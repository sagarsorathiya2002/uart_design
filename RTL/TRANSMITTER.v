==> flow/design.v <==
module TRANSMITTER(clk,rst,tx_clk,tx_out,TX_BYTE,TX_BUSSY,TX_VALID,tx_enable,tx_en,ind);
input clk,rst,tx_clk,tx_enable;
input [7:0] TX_BYTE;
output reg tx_out,tx_en,TX_VALID;
output TX_BUSSY;
parameter IDEAL = 2'd0,
          STARTING = 2'd1,
			 DATA = 2'd2,
			 STOP = 2'd3;
reg [1:0] current_state =IDEAL;
reg [7:0] REG_TX_BYTE=8'd0;
reg [3:0] index=4'd0;
output reg [3:0] ind=4'd0;
assign TX_BUSSY=current_state==DATA?1:0;
always@(*)
begin
REG_TX_BYTE=TX_BYTE;
end
always@(posedge clk or posedge rst)
begin
if(rst)
begin
current_state=IDEAL;
tx_out=1'd1;
end
else
begin
tx_en=1'b0;
TX_VALID=1'd0;
case(current_state)
IDEAL :
       begin
		 tx_out=1'd1;
		 ind[0]=1'b1;
		 if(tx_enable)
		 begin
		 if(tx_clk)
		 begin
		 tx_en=1'b1;
		 current_state=STARTING;
		 end
		 end
		 end
STARTING :
       begin
		 tx_out=1'b0;
       		 ind[1]=1'b1;		 
		 current_state=DATA;
		 index =4'd8;
		 end
DATA :
       begin
		 		 ind[2]=1'b1;
		 if(tx_clk)
		 begin
		 index=index-4'd1;
		 tx_out=REG_TX_BYTE[index];
		 if(index==4'd0)
		 begin
		 current_state=STOP;
		 end
		 end
		 end
STOP :    
      begin
		 		 ind[3]=1'b1;
		 if(tx_clk)
		 begin
		 tx_out=1'd1;
		 current_state = IDEAL;
		 TX_VALID=1'd1;
		 end
		 end
default : current_state = IDEAL;
endcase 
end
end
endmodule 
# ---- From RTL to reports: TRANSMITTER
# What the tools print for TRANSMITTER, step after step.
# Line numbers count from 1 in the design file above.
# Library cell names are shortened.
# A cell with - has no value.
dict set report inputs {
  design {TRANSMITTER}
  clock_port {clk}
  lib {sky130hd}
  lib_corner {tt_025C_1v80}
}

# ---- After elaboration
# Source: Yosys, flattened and elaborated, memories not mapped. Widths are those after wreduce. Registers that Yosys merges into a memory's read port (data or address) are not register bits. Print and check cells do not count. Equal cells are merged and count once.
dict set report word_totals {
  ff_bits 13
  in_bits 12
  out_inout_bits 8
  word_cells 55
}
dict set report op_classes {
  n_addsub 1
  eq_ne 8
  n_shift 1
  n_mux 16
  bitwise 6
  n_reduce_logical 14
}
# cell n
set ops {}
lappend ops {{3-bit OR reduction} 4}
lappend ops {{2-bit != test (second input constant)} 5}
lappend ops {{2-bit AND reduction} 5}
lappend ops {{2-bit 2-to-1 mux} 5}
lappend ops {{8-bit by 4-bit indexed select with 1-bit output} 1}
lappend ops {{4-bit parallel mux with 2-bit select} 1}
lappend ops {{2-bit parallel mux with 4-bit select} 1}
lappend ops {{1-bit inverter} 6}
lappend ops {{5-bit AND reduction} 1}
lappend ops {{1-bit 2-to-1 mux} 5}
lappend ops {{2-bit equality test (second input constant)} 2}
lappend ops {{4-bit by 1-bit subtractor with 4-bit output (second input constant)} 1}
lappend ops {{4-bit logical NOT} 1}
lappend ops {{1-bit parallel mux with 4-bit select} 1}
lappend ops {{4-bit 2-to-1 mux} 1}
lappend ops {{1-bit parallel mux with 2-bit select} 2}
lappend ops {{3-bit AND reduction} 1}
lappend ops {{2-bit by 1-bit equality test with 1-bit output (second input constant)} 1}
lappend ops {{2-bit logical NOT} 1}
lappend ops {{2-bit OR reduction} 1}

# ---- Depth
# Depth = most cells in a row (Yosys ltp): at word level without a register or memory, in the mapped netlist without a sequential cell, where the memories' decode and read muxes count.
dict set report logic_depth {
  depth_word 5
  ABC_AREA 0
  mapped_depth 7
  depth_no_buf 6
}

# ---- Synthesis result
# The flow's flattened synthesis, as Yosys stat reports it; memories are mapped. The netlist is that of the ABC_AREA named above (0 if unset); the other value can give another one.
dict set report synth_totals {
  cell_count 82
  area_um2 895.9
  seq_area_um2 376.6
  ffs 13
  buf_cells 6
}
# type n type_area_um2
set types {}
lappend types {edfxtp_1 10 300.288}
lappend types {ha_1 8 100.096}
lappend types {dfrtp_1 2 50.048}
lappend types {mux4_2 2 45.043}
lappend types {inv_1 8 30.029}
lappend types {dfstp_2 1 26.275}
lappend types {nor2b_1 4 25.024}
lappend types {buf_6 2 22.522}
lappend types {nand2_1 6 22.522}
lappend types {nor3_2 2 20.019}
lappend types {nor2_1 5 18.768}
lappend types {a41oi_2 1 16.266}
lappend types {a2111oi_2 1 15.014}
lappend types {clkbuf_1 4 15.014}
lappend types {nor3_1 3 15.014}
lappend types {and2_1 2 12.512}
lappend types {and3_1 2 12.512}
lappend types {mux2_2 1 11.261}
# Not listed: further types 17, cells in them 18.

# ---- Path before layout
# OpenSTA on the mapped netlist: ideal clock, no wires. The path of least setup slack (recovery checks aside). Input and output delay are each 20% of the period. Register names are those of the netlist, which keeps one name where synthesis merged equal registers.
dict set report synth_timing {
  path_type {register to register}
  startpoint {register current_state[0]}
  endpoint {register current_state[1]}
  clock_period_ns 1.6
  setup_time_ns 0.126
  t_first_pin_ns 0.000
  t_arrival_ns 1.585
  required_time_ns 1.474
  setup_slack_ns -0.110
  path_delay_ns 1.711
  path_stages 8
  path_buffers 1
  synth_period_reached_ns 1.71
}
# "path_delay_ns" = arrival - input delay + setup time.
# "path_stages": output pins that drive a net of the path, with the launching flip-flop's if there is one; two outputs of one cell count as two.
# "synth_period_reached_ns" is the clock period less the worst setup slack; recovery checks do not enter. This is arithmetic on one report: input and output delays are still those of the set period (20% each).
# The rows between start and end are the longest chain of elaborated cells between them; the timing report does not say that the signal goes this way. Where chains are equally long, one stands for them.
# Each line given opens the expression or statement behind the cell; cells for indexed reads and writes are added by Yosys, which also makes memories of some case tables.
# A register here has more assigning lines than the two given.
dict set report synth_via {
  cell_sequence {dfrtp_1 inv_1 ha_1 buf_6 or3_4 a41oi_2 o31a_1 o21ai_1}
  elab_chain_cells 3
  cells_between 11
  classes_between {eq/ne (8); mux (1); reduce/logical (2)}
}
# item line_no
set synth_lines {}
lappend synth_lines {{start: declaration} 10} ;# reg [1:0] current_state =IDEAL;
lappend synth_lines {{start: assignment} 23} ;# current_state=IDEAL;
lappend synth_lines {{start: assignment} 40} ;# current_state=STARTING;
lappend synth_lines {{2-bit equality test} 30} ;# case(current_state)
lappend synth_lines {{2-bit != test} -}
lappend synth_lines {{5-bit AND reduction} -}
lappend synth_lines {{end: assignment} 23}
lappend synth_lines {{end: assignment} 40}
lappend synth_lines {{end: declaration} 10}
# Nets of the timed path that keep an RTL name, with a line that drives or declares them; the list need not be complete.
# signal line_no
set synth_named_nets {}
lappend synth_named_nets {TX_BUSSY 14} ;# assign TX_BUSSY=current_state==DATA?1:0;

# ---- Path in the finished layout
# From the final timing report of flow run A: the path of least setup slack in the routed layout; clock arrival at registers is part of the times.
dict set report layout_timing {
  path_type {register to register}
  startpoint {register current_state[0]}
  endpoint {register current_state[1]}
  clock_period_ns 1.49
  setup_time_ns 0.11
  t_first_pin_ns 0.28
  t_arrival_ns 1.74
  required_time_ns 1.66
  setup_slack_ns -0.08
  path_stages 7
  path_buffers 1
}
# The rows between start and end are the longest chain of elaborated cells between them; the timing report does not say that the signal goes this way. Where chains are equally long, one stands for them.
# A register here has more assigning lines than the two given.
dict set report layout_via {
  cell_sequence {dfrtp_1 buf_6 ha_4 or3_4 a41oi_2 o31a_1 o21ai_1}
  elab_chain_cells 3
  cells_between 11
  classes_between {eq/ne (8); mux (1); reduce/logical (2)}
}
# item line_no
set layout_lines {}
lappend layout_lines {{start: declaration} 10} ;# reg [1:0] current_state =IDEAL;
lappend layout_lines {{start: assignment} 23} ;# current_state=IDEAL;
lappend layout_lines {{start: assignment} 40} ;# current_state=STARTING;
lappend layout_lines {{2-bit equality test} 30} ;# case(current_state)
lappend layout_lines {{2-bit != test} -}
lappend layout_lines {{5-bit AND reduction} -}
lappend layout_lines {{end: assignment} 23}
lappend layout_lines {{end: assignment} 40}
lappend layout_lines {{end: declaration} 10}

# Below are 2 stored runs of the flow (Yosys, OpenROAD; platform sky130hd) on TRANSMITTER, each with its settings and what was measured, unordered. Constraints: input delay and output delay 20% of the set period each, output load 0.01 pF.
# "achieved_clock_period_ns": clock period set for the run, less the worst setup slack. It is reckoned from that one timing run; input and output delays stay at 20% of the period that was set.
# By "fin_power_w" is meant OpenSTA's value without simulated activity: inputs other than the clock are taken to toggle once in ten clock periods, and the tool carries that through the logic.
run="flow run A" settings period_ns=1.49 CORE_UTILIZATION=26 SETUP_SLACK_MARGIN=-0.09 PLACE_DENSITY_LB_ADDON=0.14 ABC_AREA=0 GPL_TIMING_DRIVEN=0 CTS_CLUSTER_DIAMETER=333 SLEW_MARGIN=25 MIN_ROUTING_LAYER="met1" CAP_MARGIN=20 CORE_MARGIN=2
run="flow run A" results fin_power_w=0.00257 total_negative_slack_ns=-0.300 die_footprint_um2=3931.3 finish.utilization_frac=0.407 achieved_clock_period_ns=1.573 setup_worst_slack_ns=-0.083 post_synth_area_um2=895.9
run="flow run B" settings period_ns=1.57 CORE_UTILIZATION=43 SETUP_SLACK_MARGIN=0.16 PLACE_DENSITY=0.63 CORE_ASPECT_RATIO=0.91 CELL_PAD_IN_SITES_DETAIL_PLACEMENT=0 TNS_END_PERCENT=20 GPL_ROUTABILITY_DRIVEN=1 CTS_CLUSTER_DIAMETER=258 CAP_MARGIN=10 CORE_MARGIN=2 SLEW_MARGIN=20
run="flow run B" results post_synth_area_um2=895.9 achieved_clock_period_ns=1.553 die_footprint_um2=2464.9 finish.utilization_frac=0.7 total_negative_slack_ns=0.000 setup_worst_slack_ns=0.017 fin_power_w=0.002525
